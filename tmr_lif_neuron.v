==> flow/design.v <==
`timescale 1ns / 1ps
module fixed_point_q8_8 (
    input signed [15:0] a,  
    input signed [15:0] b,  
    input wire [1:0] op,    
    output reg signed [15:0] result
);
    wire signed [31:0] mul_temp;  
    reg signed [15:0] temp_result;
    always @(*) begin
        case (op)
            2'b00: temp_result = a + b;   
            2'b01: temp_result = a - b;   
            2'b10: temp_result = (a * b) >>> 8;  
            default: temp_result = 16'b0;
        endcase
        if (temp_result > 16'sh7FFF) 
            result = 16'sh7FFF;   
        else if (temp_result < 16'sh8000) 
            result = 16'sh8000;   
        else
            result = temp_result;
    end
endmodule
`timescale 1ns / 1ps
module lif_neuron_q8_8 (
    input signed [15:0] V_in,    
    input signed [15:0] I_in,    
    input signed [15:0] dt_tau,  
    input wire clk, rst,         
    output reg signed [15:0] V_out,  
    output reg spike               
);
    wire signed [15:0] delta_V, V_updated;
    reg signed [15:0] threshold = 16'h3200;  
    fixed_point_q8_8 adder (.a(I_in), .b(-V_in), .op(2'b01), .result(delta_V));  
    fixed_point_q8_8 multiplier (.a(delta_V), .b(dt_tau), .op(2'b10), .result(V_updated));  
    always @(posedge clk or posedge rst) begin
        if (rst)
            V_out <= 16'h0000;  
        else begin
            V_out <= V_in + V_updated;  
            if (V_out >= threshold) begin
                spike <= 1;
                V_out <= 16'h0000;  
            end else
                spike <= 0;
        end
    end
endmodule
`timescale 1ns / 1ps
module tmr_lif_neuron (
    input signed [15:0] V_in1, V_in2, V_in3,   
    input signed [15:0] I_in1, I_in2, I_in3,   
    input signed [15:0] dt_tau,                
    input wire clk, rst,                       
    output reg signed [15:0] V_out,            
    output reg spike                           
);
    wire signed [15:0] V1, V2, V3;
    wire spike1, spike2, spike3;
    lif_neuron_q8_8 neuron1 (.V_in(V_in1), .I_in(I_in1), .dt_tau(dt_tau), .clk(clk), .rst(rst), .V_out(V1), .spike(spike1));
    lif_neuron_q8_8 neuron2 (.V_in(V_in2), .I_in(I_in2), .dt_tau(dt_tau), .clk(clk), .rst(rst), .V_out(V2), .spike(spike2));
    lif_neuron_q8_8 neuron3 (.V_in(V_in3), .I_in(I_in3), .dt_tau(dt_tau), .clk(clk), .rst(rst), .V_out(V3), .spike(spike3));
    always @(*) begin
        if ((V1 >= V2 && V1 <= V3) || (V1 <= V2 && V1 >= V3))
            V_out = V1;
        else if ((V2 >= V1 && V2 <= V3) || (V2 <= V1 && V2 >= V3))
            V_out = V2;
        else
            V_out = V3;
    end
    always @(*) begin
        spike = (spike1 & spike2) | (spike2 & spike3) | (spike1 & spike3);
    end
endmodule
==> Reports on tmr_lif_neuron <==
Tool output for the design above, in the order of the flow.
Line numbers count from 1 in the design file above.
Operators carry their Yosys type and port widths (W data, S select, Z words).
Cell names lack the library's common part.
{ "inputs": {"top_module": "tmr_lif_neuron", "clock": "clk", "lib": "sky130hd", "pvt_corner": "tt_025C_1v80"} }

==> After elaboration <==
Yosys after proc, flatten, opt, wreduce and memory -nomap, before mapping. Enables and synchronous resets that opt folds into registers are not counted as muxes. Memory bits, and registers merged into a memory's read port (data or address), are not among the register bits. Print and check cells are not counted. Equal cells are merged and count once.
{ "bits": {"reg_bits": 51, "input_bits": 114, "output_inout_bits": 17} }
{ "classes": {"n_addsub": 9, "multipliers": 3, "cmp": 23, "muxes": 20, "logic": 5, "reduce_and_logical": 6} }
{ "ops": {"columns": ["op", "n"], "rows": [
  ["$mul A16 B16 Y16", 3],
  ["$mux W16", 17],
  ["$ge A16 B16 Y1", 4],
  ["$le A16 B16 Y1", 4],
  ["$ge A16 B15 Y1 const B", 3],
  ["$add A16 B16 Y16", 3],
  ["$sub A16 B16 Y16", 3],
  ["$gt A16 B16 Y1 const B", 3],
  ["$lt A16 B16 Y1 const B", 3],
  ["$neg A16 Y16", 3],
  ["$gt A8 B16 Y1 const B", 3],
  ["$lt A8 B16 Y1 const B", 3],
  ["$logic_and A1 B1 Y1", 4],
  ["$and A1 B1 Y1", 3],
  ["$mux W1", 3],
  ["$or A1 B1 Y1", 2],
  ["$logic_or A1 B1 Y1", 2]
]} }

==> Depth <==
Yosys ltp: most cells in a row. Word level: on the elaborated netlist, between registers, memories and ports. Mapped: between sequential cells and ports; inverters and the memories' decode and read muxes count.
{ "logic_depth": {"ltp_word": 11, "ABC_AREA": 0, "ltp_mapped": 45} }

==> Netlist <==
Yosys stat after the flow's synthesis: flattened, memories mapped to cells. It holds for the ABC_AREA given above (unset counts as 0); a run with the other value may have another netlist.
Totals and module areas in this step are rounded.
{ "by_type": {"columns": ["cell_type", "n", "area_total_um2"], "rows": [
  ["fa_1", 240, 4.8E+03],
  ["ha_1", 322, 4.03E+03],
  ["inv_1", 445, 1.67E+03],
  ["xnor2_1", 144, 1261.21],
  ["dfrtp_1", 48, 1.2E+03],
  ["and2_1", 190, 1188.64],
  ["nand2_1", 195, 731.952],
  ["a21oi_1", 90, 450.432],
  ["nor2b_1", 67, 419.152],
  ["a21o_1", 49, 367.853],
  ["nor2_1", 94, 352.838],
  ["xor2_1", 35, 306.544],
  ["o21ai_0", 48, 240.23],
  ["clkbuf_1", 63, 236.477],
  ["nand2b_1", 31, 193.936],
  ["xnor3_1", 8, 180.173],
  ["edfxtp_1", 3, 90.086],
  ["nor3_1", 17, 85.082]
]} }
Other cell types: 39; their cells: 123.
{ "mapped": {"stdcells": 2212, "synth_area_mm2": 0.0187, "seqArea_mm2": 0.00129, "ffs": 51, "buffers": 65} }
By module: a second synthesis without flattening, with its own total; a netlist apart from the flattened one above.
{ "unflattened": {"cells_unflattened": 4634, "area_unflattened_mm2": 0.0373} }
Each row is one instance without its submodules.
{ "modules": {"columns": ["module", "n_inst", "cells", "area_mm2", "seq_area_mm2"], "rows": [
  ["fixed_point_q8_8", 6, 637, 0.00511, 0],
  ["lif_neuron_q8_8", 3, 190, 0.00161, 0.00043],
  ["tmr_lif_neuron", 1, 242, 0.00177, 0]
]} }

==> Path before layout <==
OpenSTA on the mapped netlist: ideal clock, no wires. The path of least setup slack (recovery checks aside). Input and output delay are each 20% of the period. Register names are those of the netlist, which keeps one name where synthesis merged equal registers.
{ "synth_timing": {"path_kind": "input-to-reg", "start": "in V_in3[0]", "end": "reg neuron3.V_out[15]", "tclk_ns": 14.3, "setup_time_ns": 0.073, "t_first_pin_ns": 2.860, "arrival_ns": 12.100, "setup_slack_ns": 2.127, "delay_ns": 9.313, "path_stages": 44, "n_path_buf": 0, "synth_period_reached_ns": 12.173} }
"delay_ns" is the arrival time less input delay plus setup time.
"path_stages": output pins that drive a net of the path, with the launching flip-flop's if there is one; two outputs of one cell count as two.
"synth_period_reached_ns" = period - worst setup slack (recovery checks aside). The figure is calculated, with input and output delays left at 20% of the set period.
The rows between start and end are the longest chain of elaborated cells between them; the timing report does not say that the signal goes this way. Where chains are equally long, one stands for them.
Each line given opens the expression or statement behind the cell; cells for indexed reads and writes are added by Yosys, which also makes memories of some case tables.
At most two assigning lines are given for a register; there are more.
{ "synth_between": {"path_cell_list": "ha_1 > inv_1 > fa_1 > nor2b_1 > o21ai_1 > a21boi_2 > o211ai_1 > a211oi_1 > o21ai_0 > a211oi_1 > nand2_1 > fa_1 > inv_1 > fa_1 > inv_1 > fa_1 > inv_1 > fa_1 > (+8 left out) > xnor3_1 > xnor2_1 > xnor3_1 > xnor3_1 > xnor2_1 > xnor2_1 > xnor3_1 > ha_1 > a21oi_1 > a21oi_1 > a2111oi_0 > nor2b_1 > o21ai_0 > nand2b_1 > a21o_1 > a21oi_1 > xor3_1 > nor2_1", "elab_chain_cells": 11} }
{ "synth_rtl": {"columns": ["item", "line_no", "text"], "rows": [
  ["from (decl)", 53, "input signed [15:0] V_in1, V_in2, V_in3,"],
  ["$neg A16 Y16", 36, "fixed_point_q8_8 adder (.a(I_in), .b(-V_in), .op(2'b01), .result(delta_V));"],
  ["$sub A16 B16 Y16", 13, "2'b01: temp_result = a - b;"],
  ["$lt A16 B16 Y1", 19, "else if (temp_result < 16'sh8000)"],
  ["$mux W16", 19, null],
  ["$mux W16", 17, "if (temp_result > 16'sh7FFF)"],
  ["$mul A16 B16 Y16", 14, "2'b10: temp_result = (a * b) >>> 8;"],
  ["$lt A8 B16 Y1", 19, null],
  ["$mux W16", 19, null],
  ["$mux W16", 17, null],
  ["$add A16 B16 Y16", 42, "V_out <= V_in + V_updated;"],
  ["$mux W16", 43, "if (V_out >= threshold) begin"],
  ["to (assign)", 42, null],
  ["to (assign)", 45, "V_out <= 16'h0000;"],
  ["to (decl)", 31, "output reg signed [15:0] V_out,"]
]} }

==> Timing after layout <==
From the final timing report of run A: the path of least setup slack in the routed layout; clock arrival at registers is part of the times.
{ "layout_timing": {"path_kind": "input-to-reg", "start": "in I_in1[3]", "end": "reg neuron1.V_out[15]", "tclk_ns": 9.95, "setup_time_ns": 0.07, "t_first_pin_ns": 1.99, "arrival_ns": 11.06, "setup_slack_ns": -0.89, "path_stages": 45, "n_path_buf": 2} }
The rows between start and end are the longest chain of elaborated cells between them; the timing report does not say that the signal goes this way. Where chains are equally long, one stands for them.
At most two assigning lines are given for a register; there are more.
{ "layout_between": {"path_cell_list": "clkdlybuf4s15_2 > ha_4 > buf_4 > or2_1 > o311a_1 > o21ai_2 > a21boi_2 > a41oi_2 > a21oi_2 > xnor2_2 > nand2_1 > fa_1 > inv_2 > fa_1 > inv_1 > fa_1 > inv_2 > fa_1 > (+9 left out) > xnor2_1 > xnor2_1 > xnor3_1 > xnor2_2 > xnor2_2 > xnor2_2 > xnor2_2 > ha_1 > a21o_1 > a21o_1 > a21o_1 > a211o_1 > a21oi_2 > o21bai_1 > a21oi_1 > xor2_1 > xnor3_1 > nor2_1", "elab_chain_cells": 10} }
{ "layout_rtl": {"columns": ["item", "line_no", "text"], "rows": [
  ["from (decl)", 54, "input signed [15:0] I_in1, I_in2, I_in3,"],
  ["$sub A16 B16 Y16", 13, "2'b01: temp_result = a - b;"],
  ["$lt A16 B16 Y1", 19, "else if (temp_result < 16'sh8000)"],
  ["$mux W16", 19, null],
  ["$mux W16", 17, "if (temp_result > 16'sh7FFF)"],
  ["$mul A16 B16 Y16", 14, "2'b10: temp_result = (a * b) >>> 8;"],
  ["$lt A8 B16 Y1", 19, null],
  ["$mux W16", 19, null],
  ["$mux W16", 17, null],
  ["$add A16 B16 Y16", 42, "V_out <= V_in + V_updated;"],
  ["$mux W16", 43, "if (V_out >= threshold) begin"],
  ["to (assign)", 42, null],
  ["to (assign)", 45, "V_out <= 16'h0000;"],
  ["to (decl)", 31, "output reg signed [15:0] V_out,"]
]} }

Below are 2 stored runs of the flow (Yosys, OpenROAD; platform sky130hd) on tmr_lif_neuron, each with its settings and what was measured, unordered. Constraints: input delay and output delay 20% of the set period each, output load 0.01 pF.
The measured numbers are rounded.

Run A
==> flow/run.sh <==
#!/bin/bash
# the make line also repeats the synthesis and layout settings of config.mk as NAME=value (left out here)
make -C /OpenROAD-flow-scripts/flow DESIGN_CONFIG=/design/flow/config.mk WORK_HOME=/design/flow/orfs CLKGATE_MAP_FILE= finish
==> flow/config.mk <==
export PLATFORM = sky130hd
export DESIGN_NAME = tmr_lif_neuron
export DESIGN_NICKNAME = tmr_lif_neuron
export VERILOG_FILES = /design/flow/design.v
export SDC_FILE = /design/flow/constraint.sdc
export NUM_CORES = 4
export LEC_CHECK = 0
export CAP_MARGIN = 20
export CORE_MARGIN = 2
export CORE_UTILIZATION = 40
export SLEW_MARGIN = 20
==> flow/constraint.sdc <==
create_clock -name core_clock -period 9.95 [get_ports {clk}]
set_input_delay 1.9900 -clock core_clock [delete_from_list [all_inputs] [get_ports {clk}]]
set_output_delay 1.9900 -clock core_clock [all_outputs]
set_load 0.01 [all_outputs]

==> results of run A, as JSON <==
{
  "yosys.chip_area_mm2": 0.0187,
  "design_die_area_mm2": 0.0486,
  "utilization_pct": 54.4,
  "final_setup_ws_ns": -0.892,
  "tns_ns": -9.07,
  "ws_hold_ns": 0.722
}

Run B
==> flow/run.sh <==
#!/bin/bash
# the make line also repeats the synthesis and layout settings of config.mk as NAME=value (left out here)
make -C /OpenROAD-flow-scripts/flow DESIGN_CONFIG=/design/flow/config.mk WORK_HOME=/design/flow/orfs CLKGATE_MAP_FILE= finish
==> flow/config.mk <==
export PLATFORM = sky130hd
export DESIGN_NAME = tmr_lif_neuron
export DESIGN_NICKNAME = tmr_lif_neuron
export VERILOG_FILES = /design/flow/design.v
export SDC_FILE = /design/flow/constraint.sdc
export NUM_CORES = 4
export LEC_CHECK = 0
export ABC_AREA = 0
export CAP_MARGIN = 20
export CORE_ASPECT_RATIO = 1.04
export CORE_MARGIN = 8
export CORE_UTILIZATION = 43
export GPL_ROUTABILITY_DRIVEN = 1
export GPL_TIMING_DRIVEN = 1
export PLACE_DENSITY_LB_ADDON = 0.19
export SETUP_SLACK_MARGIN = -1.05
export SLEW_MARGIN = 20
==> flow/constraint.sdc <==
create_clock -name core_clock -period 16.8 [get_ports {clk}]
set_input_delay 3.3600 -clock core_clock [delete_from_list [all_inputs] [get_ports {clk}]]
set_output_delay 3.3600 -clock core_clock [all_outputs]
set_load 0.01 [all_outputs]

==> results of run B, as JSON <==
{
  "yosys.chip_area_mm2": 0.0187,
  "design_die_area_mm2": 0.0505,
  "utilization_pct": 48.0,
  "final_setup_ws_ns": 2.73,
  "tns_ns": 0.000,
  "ws_hold_ns": 0.591
}
